==> flow/design.v <==
  module RX #(parameter BAUT_RATE = 115200) (input D,clk,
                                             output reg [17:0] RX_DATA,
				                                 output L ,
				                                 output [1:0] LED);
				parameter RESET = 1'b0;
				parameter DATA  = 1'b1;
				parameter integer Delay = (5000000/BAUT_RATE);  
				parameter  Bits  = $clog2(Delay);                                                        
				reg [3:0] cnt;
				reg [Bits-1:0] timer;
				reg state;
				assign L = ~state;
				assign LED = {!state,state};
          always@(posedge clk)
			 begin 
			 case(state) 
			 RESET   : begin 
			           cnt <= 4'b0;
			           if(D) begin state <= RESET; timer <= 'b0;end
						  else if(timer > Delay/2) begin state <= DATA; timer <= 'b0;end
						  else begin state <= RESET; timer <= timer + 1'b1;end
						  end
			 DATA    : begin 
			           if(timer > Delay) 
						  begin 
						  if(cnt == 4'b1001) begin  state <= RESET; cnt <= 4'b0; timer <= 'b0; end
						  else begin RX_DATA <= {D,RX_DATA[17:1]}; state <= DATA; cnt <= cnt + 1'b1; timer <= 'b0; end
						  end
						  else begin state <= DATA; timer <= timer + 1'b1;end
						  end 
			 endcase 
			 end
endmodule 
* Step by step through the tools: RX
The steps from the RTL of RX to its reports follow in flow order.
Line numbers count from 1 in the design file above.
Library cell names are shortened.
A cell with -- has no value.
- Top :: RX
- Clock input :: clk
- Standard-cell library :: sky130hd
- Library corner :: tt_025C_1v80

* Word level
Yosys after proc, flatten, opt, wreduce and memory -nomap, before mapping. Memory bits, and registers merged into a memory's read port (data or address), are not among the register bits. Print and check cells are not counted. Equal cells are merged and count once.
- $add $sub $neg :: 2
- $lt $le $gt $ge :: 2
- Equality and inequality tests :: 2
- Mux-type cells :: 12
- Bitwise logic cells :: 2
- Reduce/logical cells :: 2
** Operator list (count)
- 2-to-1 mux 6 bit :: 3
- case mux 6 bit (select 2 bit) :: 1
- case mux 4 bit (select 2 bit) :: 1
- 2-to-1 mux 4 bit :: 2
- adder 6 x 1 -> 6 bit (second input constant) :: 1
- > comparator 6 x 5 -> 1 bit (second input constant) :: 1
- > comparator 6 bit (second input constant) :: 1
- adder 4 x 1 -> 4 bit (second input constant) :: 1
- equality test 4 bit (second input constant) :: 1
- 2-to-1 mux 1 bit :: 4
- AND reduction 3 bit :: 1
- NOT 1 bit :: 2
- != test 2 x 1 -> 1 bit (second input constant) :: 1
- case mux 1 bit (select 2 bit) :: 1
- zero test 1 bit :: 1
- Bits in registers :: 29
- Input port bits :: 2
- Output and inout port bits :: 21
- Word-level cells :: 26

* Logic depth
Longest topological path by Yosys (ltp), each cell counted once; first at word level (registers and memories cut), then after technology mapping (sequential cells cut; the memories' decode and read muxes count).
- Depth in word-level cells :: 4
- ABC_AREA :: 1
- Gate-level depth with buffers :: 8

* Mapped cells and area
Yosys stat after the flow's synthesis: flattened, memories mapped to cells. It holds for the ABC_AREA given above (unset counts as 0); a run with the other value may have another netlist.
** Cell types (count)
- edfxtp_1 :: 22
- dfxtp_1 :: 7
- ha_1 :: 5
- a21oi_2 :: 6
- xnor2_1 :: 4
- inv_1 :: 7
- nor2_1 :: 7
- nand3_1 :: 5
- nand2_4 :: 2
- nand2_1 :: 5
- nand2_2 :: 3
- buf_4 :: 2
- a21oi_1 :: 2
- nand3_2 :: 1
- o21ai_2 :: 1
- xor2_1 :: 1
- inv_2 :: 2
- o211ai_1 :: 1
Other cell types: 2; their cells: 2.
- Cells in the netlist :: 85
- Mapped area :: 1167.4 µm²
- Sequential part of the area :: 800.8 µm²
- Flip-flops :: 29

* Worst setup path after synthesis
Source: OpenSTA report_checks on the synthesized netlist (no wires, ideal clock, input and output delay 20% of the period each), path of least setup slack; recovery checks are left aside. Register names are those of the netlist, which keeps one name where synthesis merged equal registers.
- Kind :: reg-to-reg
- Start :: register cnt[0]
- End :: register RX_DATA[0]
- Clock period :: 3960 ps
- Setup time :: 392 ps
- Time at the first pin :: 0 ps
- Data arrival time :: 1604 ps
- Required time :: 3568 ps
- Slack :: 1964 ps
- Delay of the path :: 1996 ps
- Driving pins on the path :: 5
- Path buffers :: 0
- Synthesis period reached :: 1996 ps
"delay of the path" is the arrival time less input delay plus setup time.
"driving pins on the path": output pins that drive a net of the path, with the launching flip-flop's if there is one; two outputs of one cell count as two.
"synthesis period reached" = period - worst setup slack (recovery checks aside). The figure is calculated, with input and output delays left at 20% of the set period.
Between the ends stands the longest chain of elaborated cells between them, by number of cells; it is not shown to be the way that was timed. Of several equally long chains one is given.
Each line given opens the expression or statement behind the cell; cells for indexed reads and writes are added by Yosys, which also makes memories of some case tables.
At most two assigning lines are given for a register; there are more.
- Path through :: edfxtp_1 ha_1 nand2_1 nand2_1 nor2_1
- Length of the longest elaborated chain :: 3
- Elaborated cells on any way between the ends :: 3
- Classes of those cells :: 1 x eq/ne; 1 x logic; 1 x reduce/logical
** RTL lines, path after synthesis
- start: declaration :: RTL line 9 : reg [3:0] cnt;
- start: assignment :: RTL line 18 : cnt <= 4'b0;
- start: assignment :: RTL line 26 : if(cnt == 4'b1001) begin state <= RESET; cnt <= 4'b0; timer <= 'b0; end
- equality test 4 bit :: RTL line 26
- NOT 1 bit
- AND reduction 3 bit
- end: assignment :: RTL line 27 : else begin RX_DATA <= {D,RX_DATA[17:1]}; state <= DATA; cnt <= cnt + 1'b1; timer <= 'b0; end
- end: declaration :: RTL line 2 : output reg [17:0] RX_DATA,

* Path in the finished layout
Path of least setup slack in the final report of entry A (OpenROAD, finished layout, wires in). Where an end is a register, its clock arrival counts in the times.
The path's times are printed in steps of 10 ps; the period is the one set.
- Kind :: reg-to-output
- Start :: register state
- End :: output port L
- Clock period :: 2630 ps
- External output delay :: 530 ps
- Time at the first pin :: 320 ps
- Data arrival time :: 1320 ps
- Required time :: 2100 ps
- Slack :: 790 ps
- Driving pins on the path :: 3
- Path buffers :: 1
Between the ends stands the longest chain of elaborated cells between them, by number of cells; it is not shown to be the way that was timed. Of several equally long chains one is given.
At most two assigning lines are given for a register; there are more.
- Path through :: dfxtp_2 inv_1 clkdlybuf4s50_1
- Length of the longest elaborated chain :: 1
- Elaborated cells on any way between the ends :: 1
- Classes of those cells :: 1 x logic
** RTL lines, path post-layout
- start: declaration :: RTL line 11 : reg state;
- start: assignment :: RTL line 19 : if(D) begin state <= RESET; timer <= 'b0;end
- start: assignment :: RTL line 20 : else if(timer > Delay/2) begin state <= DATA; timer <= 'b0;end
- NOT 1 bit :: RTL line 12 : assign L = ~state;
- end: declaration :: RTL line 3 : output L ,

Lab notebook: RX

Flow measurements of RX on sky130hd: 2 stored runs with different settings, listed in no order. Input and output delays are each 20% of the period that was set; the output load is 0.01 pF.
"period reached" is the run's clock period less its worst setup slack. It is reckoned from that one timing run; input and output delays stay at 20% of the period that was set.
By "critical path time" is meant the share of the clock period that the worst setup path is allowed (20% is reserved at inputs, 20% at outputs), minus its slack. Clock arrival times at its registers enter into it.
By "power" is meant OpenSTA's value without simulated activity: inputs other than the clock are taken to toggle once in ten clock periods, and the tool carries that through the logic.
"critical path time" is given in steps of 10 ps.

** Entry A
- Settings :: period_ns=2.63; CORE_UTILIZATION=37; SETUP_SLACK_MARGIN=0.66; PLACE_DENSITY=0.7; CELL_PAD_IN_SITES_GLOBAL_PLACEMENT=1; ABC_AREA=1; GPL_ROUTABILITY_DRIVEN=0; CAP_MARGIN=10; CORE_MARGIN=2; SLEW_MARGIN=20
- Die outline area :: 3,620.4 µm²
- Standard-cell area after routing :: 1,490.2 µm²
- Power :: 1.360 mW
- Period reached :: 1,845 ps
- Utilization after layout :: 49.2%
- Setup slack of the worst path :: 785 ps
- Critical path time :: 1,320 ps
- Kind of the worst setup path :: reg-to-output
- Post-route worst hold slack :: 455 ps
- Post-synthesis cell area :: 1,167.4 µm²

** Entry B
- Settings :: period_ns=4.08; CORE_UTILIZATION=68; SETUP_SLACK_MARGIN=0.7; PLACE_DENSITY_LB_ADDON=0.08; CELL_PAD_IN_SITES_GLOBAL_PLACEMENT=0; CTS_CLUSTER_SIZE=50; CAP_MARGIN=25; MAX_ROUTING_LAYER=met5; CORE_MARGIN=2; SLEW_MARGIN=20
- Die outline area :: 1,962.9 µm²
- Standard-cell area after routing :: 1,396.3 µm²
- Power :: 0.8247 mW
- Period reached :: 2,159 ps
- Utilization after layout :: 92.7%
- Setup slack of the worst path :: 1,921 ps
- Critical path time :: 1,340 ps
- Kind of the worst setup path :: reg-to-output
- Post-route worst hold slack :: 434 ps
- Post-synthesis cell area :: 1,104.8 µm²
