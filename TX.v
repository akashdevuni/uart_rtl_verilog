==> flow/design.v <==
  module  TX #(parameter BAUD_RATE = 115200,PARITY = 0,DATA_LEN = 8)
                       ( input wire [DATA_LEN-1:0] DATA,
                           input send,clk,
					            output wire t_x,
									output [1:0] LED); 
		      parameter RESET = 1'b0;
				parameter T  = 1'b1;
				parameter integer Delay = (5000000/BAUD_RATE);  
				parameter  Bits  = $clog2(Delay);  
				parameter P_0 = 1'b0, P_1 = 1'b1;
				reg [3:0] cnt;
				reg [Bits-1:0] timer;
            reg state;
				reg T_send;
            reg [DATA_LEN + 1:0] message;
            wire E_P,O_P;       		
				assign LED = {!state,state};
		      assign t_x = state ? message[0] : 1'b1;    
				always@(posedge clk)
				begin 
				case(state)
				RESET :begin 
				       if(!send)
						 begin
						  if(T_send) 
						  begin
						   T_send <= 1'b0;
					      state <= T; 
							timer <= 'b0;
							cnt <= 'b0;
							message[0] <= 1'b0;             
							message[DATA_LEN:1] <= DATA;    
							case(PARITY)                    
							0: message[DATA_LEN+1] <= E_P;  
					   	1: message[DATA_LEN+1] <= O_P;  
					      2: message[DATA_LEN+1] <= P_1;  
					      3: message[DATA_LEN+1] <= P_0;  
						   endcase
						  end
						  else 
						  begin
						   T_send <= 1'b0;
						   state <= RESET; 
							timer <= 'b0;
							cnt <= 'b0;
							message <= 'b0;
					     end		
						 end
						 else 
						 begin 
						   T_send <= 1'b1;
                     state <= RESET; 
							timer <= 'b0;
							cnt <= 'b0;
							message <= 1'b0;  
						  end
						end
			T   : begin 
			        if(timer > Delay)
					      if(cnt==DATA_LEN+1)
							begin 
							state <= RESET;
							timer <= 'b0;
                     cnt <= cnt + 1'b1;
							end
							else 
							begin
					      message <= {1'b0,message[DATA_LEN+1:1]}; cnt <= cnt + 1'b1; timer <= 'b0; state <= T; 
							end
					  else 
					      begin
					      state <= T; timer <= timer + 1;
					      end
					end
				endcase
				end
endmodule
-- From RTL to reports: TX
Tool output for the design above, in the order of the flow.
Line numbers count from 1 in the design file above.
Operators: Yosys type, input widths -> output width; for muxes data width and select width s.
Cell names lack the library's common part.
A cell with - has no value.
- design top: TX
- clock: clk
- library: sky130hd
- library corner: tt_025C_1v80

-- After elaboration
Yosys after proc, flatten, opt, wreduce and memory -nomap, before mapping. Memory bits, and registers merged into a memory's read port (data or address), are not among the register bits. Print and check cells are not counted. Equal cells are merged and count once.
- word-level cells: 38
- register bits: 22
- output and inout port bits at 3
- noted muxes and demuxes: 24
- reductions and logical operators: 2
- noted add/subtract/negate cells: 2
- order comparisons at 1
- eq/ne operators: 3
- bitwise logic cells at 1
- operators with widths (operator ; number):
    $mux 8 ; 4
    $pmux 8 s2 ; 1
    $pmux 6 s2 ; 1
    $mux 1 ; 12
    $pmux 4 s2 ; 1
    $add 6x1->6 const B ; 1
    $gt 6x6->1 const B ; 1
    $mux 6 ; 1
    $pmux 1 s2 ; 3
    $add 4x1->4 const B ; 1
    $eq 4x4->1 const B ; 1
    $mux 4 ; 1
    $ne 2x1->1 const B ; 1
    $ne 2x2->1 const B ; 1
    $reduce_and 2->1 ; 1
    $not 1->1 ; 1
    $logic_not 1->1 ; 1

-- Depth
Yosys ltp: most cells in a row. Word level: on the elaborated netlist, between registers, memories and ports. Mapped: between sequential cells and ports; inverters and the memories' decode and read muxes count.
- word-level depth: 4
- ABC_AREA: 0
- gate-level depth with buffers at 5
- noted depth with buffers taken out: 5

-- Synthesis result
Source: synth_stat.txt of the flow (Yosys; design flattened, memories mapped). It holds for the ABC_AREA given above (unset counts as 0); a run with the other value may have another netlist.
Totals and module areas in this step are rounded.
- flip-flop cells at 21
- standard cells after synthesis: 67
- synthesis area at 0.0009 mm²
- cells by type (cell type ; number):
    edfxtp_1 ; 14
    dfxtp_1 ; 7
    a22o_1 ; 7
    ha_1 ; 3
    nor2_1 ; 9
    xnor2_1 ; 3
    nor3b_4 ; 1
    a21oi_2 ; 2
    xor2_1 ; 2
    o21ai_4 ; 1
    buf_4 ; 2
    inv_1 ; 4
    and2_1 ; 2
    and3_4 ; 1
    nand3_1 ; 2
    nand3_2 ; 1
    a21o_1 ; 1
    nand3b_1 ; 1
Other cell types: 4; their cells: 4.

-- Timing after synthesis
Path of least setup slack by OpenSTA after synthesis, without wires, with an ideal clock, recovery checks aside; 20% of the period is set as input and as output delay. Where synthesis merged equal registers, the netlist keeps one of their names.
- kind: register to register
- start point: register cnt[0]
- end point: register message[0]
- noted launch time at the first pin: 0.000 ns
- required time at 0.879 ns
- noted buffers on the path: 0
- setup time at 0.331 ns
- noted stages on the path: 4
- noted arrival: 0.978 ns
- path delay at 1.309 ns
- noted clock period: 1.21 ns
- slack: -0.099 ns
- period reached after synthesis at 1.309 ns
"path delay" is the arrival time less input delay plus setup time.
"stages on the path": output pins that drive a net of the path, with the launching flip-flop's if there is one; two outputs of one cell count as two.
"period reached after synthesis" = period - worst setup slack (recovery checks aside). The figure is calculated, with input and output delays left at 20% of the set period.
Between the ends stands the longest chain of elaborated cells between them, by number of cells; it is not shown to be the way that was timed. Of several equally long chains one is given.
Each line given opens the expression or statement behind the cell; cells for indexed reads and writes are added by Yosys, which also makes memories of some case tables.
A register here has more assigning lines than the two given.
The path ends at the enable pin of a flip-flop; only ways to that pin are counted.
- cell sequence: edfxtp_1 -> ha_1 -> nand3b_1 -> a21o_1
- length of the longest elaborated chain: 3
- elaborated cells between the ends (all ways): 3
- ends and longest elaborated chain, post-synthesis (item ; line ; text):
    start, declared ; 11 ; reg [3:0] cnt;
    start, assigned ; 30 ; cnt <= 'b0;
    start, assigned ; 64 ; cnt <= cnt + 1'b1;
    $eq 4x4->1 ; 60 ; if(cnt==DATA_LEN+1)
    $ne 2x2->1 ; - ;
    $reduce_and 2->1 ; - ;
    end, assigned ; 55 ; message <= 1'b0;
    end, assigned ; 68 ; message <= {1'b0,message[DATA_LEN+1:1]}; cnt <= cnt + 1'b1; timer <= 'b0; state <= T;
    end, declared ; 15 ; reg [DATA_LEN + 1:0] message;

-- Path in the finished layout
From the final timing report of flow run A: the path of least setup slack in the routed layout; clock arrival at registers is part of the times.
- kind: register to output
- start point: register state
- end point: output port LED[0]
- noted buffers on the path: 1
- required time at 1.36 ns
- noted arrival: 1.23 ns
- noted stages on the path: 2
- slack: 0.13 ns
- noted clock period: 1.7 ns
- noted launch time at the first pin: 0.30 ns
A register here has more assigning lines than the two given.
- cell sequence: dfxtp_4 -> clkdlybuf4s50_1
- length of the longest elaborated chain: 0
- elaborated cells between the ends (all ways): 0
- ends and longest elaborated chain, after layout (item ; line ; text):
    start, declared ; 13 ; reg state;
    start, assigned ; 28 ; state <= T;
    start, assigned ; 43 ; state <= RESET;
    end, declared ; 5 ; output [1:0] LED);

Lab notebook: TX

Top module TX; platform sky130hd; tools Yosys and OpenROAD; 2 stored runs in no particular order. Input and output delays are each 20% of the period that was set; the output load is 0.01 pF.
By "time used up by the worst setup path" is meant the share of the clock period that the worst setup path is allowed (20% is reserved at inputs, 20% at outputs), minus its slack. Clock arrival times at its registers enter into it.
By "total power after layout" is meant OpenSTA's value without simulated activity: inputs other than the clock are taken to toggle once in ten clock periods, and the tool carries that through the logic.
The measured numbers are rounded.

Flow run A

==> flow/run.sh <==
#!/bin/bash
# the make line also repeats the synthesis and layout settings of config.mk as NAME=value (left out here)
make -C /OpenROAD-flow-scripts/flow DESIGN_CONFIG=/design/flow/config.mk WORK_HOME=/design/flow/orfs CLKGATE_MAP_FILE= finish
==> flow/config.mk <==
export PLATFORM = sky130hd
export DESIGN_NAME = TX
export DESIGN_NICKNAME = TX
export VERILOG_FILES = /design/flow/design.v
export SDC_FILE = /design/flow/constraint.sdc
export NUM_CORES = 4
export LEC_CHECK = 0
export CAP_MARGIN = 0
export CORE_ASPECT_RATIO = 1.73
export CORE_MARGIN = 2
export CORE_UTILIZATION = 49
export CTS_CLUSTER_DIAMETER = 171
export GPL_ROUTABILITY_DRIVEN = 0
export MIN_ROUTING_LAYER = met1
export PLACE_DENSITY_LB_ADDON = 0.03
export SETUP_SLACK_MARGIN = 0.12
export SLEW_MARGIN = 20
export TNS_END_PERCENT = 10
==> flow/constraint.sdc <==
create_clock -name core_clock -period 1.7 [get_ports {clk}]
set_input_delay 0.3400 -clock core_clock [delete_from_list [all_inputs] [get_ports {clk}]]
set_output_delay 0.3400 -clock core_clock [all_outputs]
set_load 0.01 [all_outputs]

Measured in flow run A:
- setup slack of the worst path at 0.13 ns
- worst hold slack: 0.46 ns
- noted the time used up by the worst setup path: 1.23 ns
- critical path kind: register to output
- noted the utilization of the finished layout: 61 %
- area of the die at 0.0022 mm²
- total power after layout at 1.5 mW
- noted the standard-cell area after layout: 0.0011 mm²
- cell area after synthesis: 0.0009 mm²

Flow run B

==> flow/run.sh <==
#!/bin/bash
# the make line also repeats the synthesis and layout settings of config.mk as NAME=value (left out here)
make -C /OpenROAD-flow-scripts/flow DESIGN_CONFIG=/design/flow/config.mk WORK_HOME=/design/flow/orfs CLKGATE_MAP_FILE= finish
==> flow/config.mk <==
export PLATFORM = sky130hd
export DESIGN_NAME = TX
export DESIGN_NICKNAME = TX
export VERILOG_FILES = /design/flow/design.v
export SDC_FILE = /design/flow/constraint.sdc
export NUM_CORES = 4
export LEC_CHECK = 0
export ABC_AREA = 1
export CAP_MARGIN = 5
export CELL_PAD_IN_SITES_DETAIL_PLACEMENT = 1
export CORE_ASPECT_RATIO = 0.5
export CORE_MARGIN = 5
export CORE_UTILIZATION = 31
export GPL_ROUTABILITY_DRIVEN = 1
export SETUP_SLACK_MARGIN = 0.3
export SLEW_MARGIN = 20
==> flow/constraint.sdc <==
create_clock -name core_clock -period 1.94 [get_ports {clk}]
set_input_delay 0.3880 -clock core_clock [delete_from_list [all_inputs] [get_ports {clk}]]
set_output_delay 0.3880 -clock core_clock [all_outputs]
set_load 0.01 [all_outputs]

Measured in flow run B:
- cell area after synthesis: 0.00095 mm²
- area of the die at 0.0043 mm²
- setup slack of the worst path at 0.38 ns
- worst hold slack: 0.48 ns
- noted the time used up by the worst setup path: 1.18 ns
- critical path kind: register to output
- noted the utilization of the finished layout: 38 %
- total power after layout at 1.4 mW
- noted the standard-cell area after layout: 0.0011 mm²
